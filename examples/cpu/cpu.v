==> flow/design.v <==
`timescale 1ns/1ps
module alu #(
    parameter integer WIDTH = 4
)(
    input wire [WIDTH-1:0] a,       
    input wire [WIDTH-1:0] b,       
    input wire [2:0] op,            
    output reg [WIDTH-1:0] result,  
    output reg zero,                
    output reg carry                
);
    localparam logic [2:0] ADD  = 3'b000;   
    localparam logic [2:0] SUB  = 3'b001;   
    localparam logic [2:0] AND  = 3'b010;   
    localparam logic [2:0] OR   = 3'b011;   
    localparam logic [2:0] XOR  = 3'b100;   
    localparam logic [2:0] NOT  = 3'b101;   
    localparam logic [2:0] SHL  = 3'b110;   
    localparam logic [2:0] SHR  = 3'b111;   
    wire [WIDTH:0] add_result;
    wire [WIDTH:0] sub_result;
    assign add_result = a + b;
    assign sub_result = a - b;
    always_comb begin
        case (op)
            ADD: begin
                result = add_result[WIDTH-1:0];
                carry = add_result[WIDTH];
                zero = (result == 0);
            end
            SUB: begin
                result = sub_result[WIDTH-1:0];
                carry = sub_result[WIDTH];
                zero = (result == 0);
            end
            AND: begin
                result = a & b;
                carry = 0;
                zero = (result == 0);
            end
            OR: begin
                result = a | b;
                carry = 0;
                zero = (result == 0);
            end
            XOR: begin
                result = a ^ b;
                carry = 0;
                zero = (result == 0);
            end
            NOT: begin
                result = ~a;
                carry = 0;
                zero = (result == 0);
            end
            SHL: begin
                result = {a[WIDTH-2:0], 1'b0};
                carry = a[WIDTH-1];
                zero = (result == 0);
            end
            SHR: begin
                result = {1'b0, a[WIDTH-1:1]};
                carry = a[0];
                zero = (result == 0);
            end
            default: begin
                result = 0;
                carry = 0;
                zero = 1;
            end
        endcase
    end
endmodule
`timescale 1ns/1ps
module cpu #(
    parameter integer WIDTH = 4
)(
    input wire clk,
    input wire rst,
    output wire [WIDTH-1:0] result,
    output wire zero,
    output wire carry
);
    reg [WIDTH-1:0] reg_a;
    reg [WIDTH-1:0] reg_b;
    reg [WIDTH-1:0] reg_result;
    reg [2:0] op_code;
    alu #(WIDTH) alu_inst(
        .a(reg_a),
        .b(reg_b),
        .op(op_code),
        .result(result),
        .zero(zero),
        .carry(carry)
    );
    reg [2:0] state;
    localparam logic [2:0] IDLE = 3'b000;
    localparam logic [2:0] ADD = 3'b001;
    localparam logic [2:0] STORE = 3'b010;
    localparam logic [2:0] SUB = 3'b011;
    localparam logic [2:0] AND = 3'b100;
    localparam logic [2:0] DONE = 3'b101;
    always @(posedge clk or posedge rst) begin
        if (rst) begin
            state <= IDLE;
            reg_a <= 0;
            reg_b <= 0;
            op_code <= 0;
        end else begin
            case (state)
                IDLE: begin
                    reg_a <= 4'b1010;   
                    reg_b <= 4'b0101;   
                    op_code <= 3'b000;  
                    state <= ADD;
                end
                ADD: begin
                    reg_result <= result;
                    state <= STORE;
                end
                STORE: begin
                    reg_a <= reg_result;
                    reg_b <= 4'b0011;   
                    op_code <= 3'b001;  
                    state <= SUB;
                end
                SUB: begin
                    reg_result <= result;
                    state <= AND;
                end
                AND: begin
                    reg_a <= reg_result;
                    reg_b <= 4'b1111;   
                    op_code <= 3'b010;  
                    state <= DONE;
                end
                DONE: begin
                    state <= DONE;
                end
                default: state <= IDLE;
            endcase
        end
    end
endmodule
# From RTL to reports: cpu

What the tools print for cpu, step after step.
Line numbers count from 1 in the design file above.
The mark -- stands for no value.

Top module: cpu
Clock input: clk
Cell library: sky130hd
Timing corner: tt_025C_1v80

# Word-level counts

Source: Yosys, flattened and elaborated, memories not mapped. Widths are those after wreduce. Registers that Yosys merges into a memory's read port (data or address) are not register bits. Print and check cells do not count. Equal cells are merged and count once.

Add/sub/neg operators: 2
Equality and inequality tests: 12
Muxes and demuxes: 7
Bitwise operators: 5
Reduce/logical cells: 17

Operators with widths:

| kind                                   | number |
| case mux 4 bit (select 8 bit)          | 1 |
| zero test 4 bit                        | 6 |
| == test 3 bit with constant B          | 6 |
| case mux 3 bit (select 5 bit)          | 1 |
| == test 3 x 2 -> 1 bit with constant B | 4 |
| zero test 3 bit                        | 4 |
| case mux 4 bit (select 3 bit)          | 1 |
| case mux 3 bit (select 3 bit)          | 1 |
| case mux 4 bit (select 2 bit)          | 1 |
| case mux 1 bit (select 8 bit)          | 1 |
| OR reduction 2 bit                     | 3 |
| == test 3 x 1 -> 1 bit with constant B | 2 |
| adder 4 x 4 -> 5 bit                   | 1 |
| subtractor 4 x 4 -> 5 bit              | 1 |
| case mux 1 bit (select 5 bit)          | 1 |
| AND 4 bit                              | 1 |
| bitwise OR 4 bit                       | 1 |
| bitwise XOR 4 bit                      | 1 |
| inverter 4 bit                         | 1 |
| OR reduction 4 bit                     | 1 |
| nonzero test 3 bit                     | 1 |
| AND reduction 2 bit                    | 1 |
| nonzero test 2 bit                     | 1 |
| inverter 1 bit                         | 1 |

Register bits: 18
Input bits: 2
Output and inout bits: 6
Elaborated cells: 48

# Longest topological paths

Longest topological path by Yosys (ltp), each cell counted once; first at word level (registers and memories cut), then after technology mapping (sequential cells cut; the memories' decode and read muxes count).

Depth after elaboration: 3
ABC_AREA: 1
Gate-level depth with buffers: 10
Mapped depth without buffers: 10

# Mapped cells and area

Yosys stat after the flow's synthesis: flattened, memories mapped to cells. It holds for the ABC_AREA given above (unset counts as 0); a run with the other value may have another netlist.
Totals and module areas in this step are rounded.

Mapped cells: 117
Mapped area: 1,049 um^2
Mapped flip-flops: 19
Buffer cells: 1

Cell types:

| cell                      | number | area in all (um^2) |
| sky130_fd_sc_hd__dfrtp_1  | 14     | 350.336 |
| sky130_fd_sc_hd__edfxtp_1 | 4      | 120.115 |
| sky130_fd_sc_hd__ha_1     | 8      | 100.096 |
| sky130_fd_sc_hd__nand2_1  | 21     | 78.826 |
| sky130_fd_sc_hd__nand3_1  | 13     | 65.062 |
| sky130_fd_sc_hd__inv_1    | 16     | 60.058 |
| sky130_fd_sc_hd__nor2_1   | 14     | 52.55 |
| sky130_fd_sc_hd__fa_1     | 2      | 40.038 |
| sky130_fd_sc_hd__o21ai_0  | 7      | 35.034 |
| sky130_fd_sc_hd__dfstp_2  | 1      | 26.275 |
| sky130_fd_sc_hd__a21oi_2  | 2      | 17.517 |
| sky130_fd_sc_hd__or2_1    | 2      | 12.512 |
| sky130_fd_sc_hd__nor2_4   | 1      | 11.261 |
| sky130_fd_sc_hd__a22o_2   | 1      | 10.01 |
| sky130_fd_sc_hd__o22a_2   | 1      | 10.01 |
| sky130_fd_sc_hd__o221ai_1 | 1      | 8.758 |
| sky130_fd_sc_hd__o311ai_0 | 1      | 8.758 |
| sky130_fd_sc_hd__buf_4    | 1      | 7.507 |

Other cell types: 6; their cells: 7.

# Worst setup path after synthesis

Source: OpenSTA report_checks on the synthesized netlist (no wires, ideal clock, input and output delay 20% of the period each), path of least setup slack; recovery checks are left aside. Register names are those of the netlist, which keeps one name where synthesis merged equal registers.

Path kind: register to output
From: register reg_b[0]
To: output port result[1]
Clock period: 2.61 ns
Output delay: 0.522 ns
Arrival time: 1.710 ns
Required time: 2.088 ns
Setup slack: 0.378 ns
Path delay: 1.710 ns
Driving pins on the path: 5
Path buffers: 0
Period reached after synthesis: 2.232 ns

"path delay" is the arrival time less input delay plus setup time.
A path that ends at an output port has no setup time.
"driving pins on the path" counts driving pins, that of a launching flip-flop among them; a cell with two outputs on the path counts twice.
"period reached after synthesis" is the clock period less the worst setup slack; recovery checks do not enter. This is arithmetic on one report: input and output delays are still those of the set period (20% each).
Between the ends stands the longest chain of elaborated cells between them, by number of cells; it is not shown to be the way that was timed. Of several equally long chains one is given.
A line is the first line of the expression or statement that the cell stems from. Yosys adds cells for indexed reads and writes and turns some case tables into memories.
A register here has more assigning lines than the two given.

Path through: sky130_fd_sc_hd__dfrtp_1 sky130_fd_sc_hd__ha_1 sky130_fd_sc_hd__inv_1 sky130_fd_sc_hd__fa_1 sky130_fd_sc_hd__o311ai_0
Cells in the longest elaborated chain: 2
Elaborated cells between the ends (all ways): 3
Classes of those cells: add/sub (2); mux (1)

Ends and longest elaborated chain, after synthesis:

| element                       | RTL line | text |
| start, declared               | 85       | `reg [WIDTH-1:0] reg_b;` |
| start, assigned               | 107      | `reg_b <= 0;` |
| start, assigned               | 113      | `reg_b <= 4'b0101;` |
| subtractor 4 x 4 -> 5 bit     | 23       | `assign sub_result = a - b;` |
| case mux 4 bit (select 8 bit) | 25       | `case (op)` |
| end, declared                 | 80       | `output wire [WIDTH-1:0] result,` |

# Worst path after layout

From the final timing report of stored run 1: the path of least setup slack in the routed layout; clock arrival at registers is part of the times.

Path kind: register to output
From: register reg_b[0]
To: output port zero
Clock period: 3.6 ns
Output delay: 0.72 ns
Arrival time: 2.39 ns
Required time: 2.88 ns
Setup slack: 0.49 ns
Driving pins on the path: 10
Path buffers: 1

Between the ends stands the longest chain of elaborated cells between them, by number of cells; it is not shown to be the way that was timed. Of several equally long chains one is given.
A register here has more assigning lines than the two given.

Path through: sky130_fd_sc_hd__dfrtp_1 sky130_fd_sc_hd__ha_1 sky130_fd_sc_hd__inv_1 sky130_fd_sc_hd__fa_1 sky130_fd_sc_hd__nor2_1 sky130_fd_sc_hd__nand2_1 sky130_fd_sc_hd__nor2_1 sky130_fd_sc_hd__nand3_1 sky130_fd_sc_hd__nand3_1 sky130_fd_sc_hd__clkdlybuf4s50_1
Cells in the longest elaborated chain: 3
Elaborated cells between the ends (all ways): 11
Classes of those cells: add/sub (2); mux (1); logic (3); reduce/logical (5)

Ends and longest elaborated chain, after layout:

| element                       | RTL line | text |
| start, declared               | 85       | `reg [WIDTH-1:0] reg_b;` |
| start, assigned               | 107      | `reg_b <= 0;` |
| start, assigned               | 113      | `reg_b <= 4'b0101;` |
| subtractor 4 x 4 -> 5 bit     | 23       | `assign sub_result = a - b;` |
| zero test 4 bit               | 34       | `zero = (result == 0);` |
| case mux 1 bit (select 8 bit) | 25       | `case (op)` |
| end, declared                 | 81       | `output wire zero,` |

FLOW RESULTS
============

Record of 2 stored runs of the RTL-to-layout flow on cpu, platform sky130hd. The runs are unordered. Constraints: input delay and output delay 20% of the set period each, output load 0.01 pF.
"achieved clock period" is the run's clock period less its worst setup slack. It is reckoned from that one timing run; input and output delays stay at 20% of the period that was set.
"critical path time" is the time allowed to the run's worst setup path (the clock period less input and output delay, where it has them) less its slack. Clock arrival times count: a late capture clock shortens it, a late launch clock lengthens it.
"total power after layout" rests on the timing tool's default activity at the inputs, not on a simulated workload.
The measured numbers are rounded.
Among the settings, . means not set for that run.

| item                                | stored run 1       | stored run 2       |
| period_ns                           | 3.6                | 3.36               |
| CORE_UTILIZATION                    | 64                 | 20                 |
| SETUP_SLACK_MARGIN                  | 0.27               | 0.16               |
| PLACE_DENSITY_LB_ADDON              | 0.19               | 0.08               |
| CORE_ASPECT_RATIO                   | 1.87               | .                  |
| CORE_MARGIN                         | 6                  | 2                  |
| ABC_AREA                            | 1                  | 1                  |
| GPL_TIMING_DRIVEN                   | 0                  | .                  |
| CTS_CLUSTER_DIAMETER                | 257                | 381                |
| CAP_MARGIN                          | 20                 | 10                 |
| SLEW_MARGIN                         | 10                 | 20                 |
| GPL_ROUTABILITY_DRIVEN              | .                  | 1                  |
| synthesized cell area (um^2)        | 1,049              | 1,049              |
| overall die area (um^2)             | 2,802              | 5,838              |
| std-cell area (final layout) (um^2) | 1,192              | 1,255              |
| post-route utilization (%)          | 79.6               | 24.7               |
| worst slack on setup checks (ns)    | 0.488              | 0.331              |
| total negative slack (ns)           | 0.000              | 0.000              |
| lowest hold slack (ns)              | 0.398              | 0.389              |
| total power after layout (mW)       | 0.5197             | 0.5978             |
| achieved clock period (ns)          | 3.112              | 3.029              |
| critical path time (ns)             | 2.39               | 2.36               |
| worst setup path kind               | register to output | register to output |
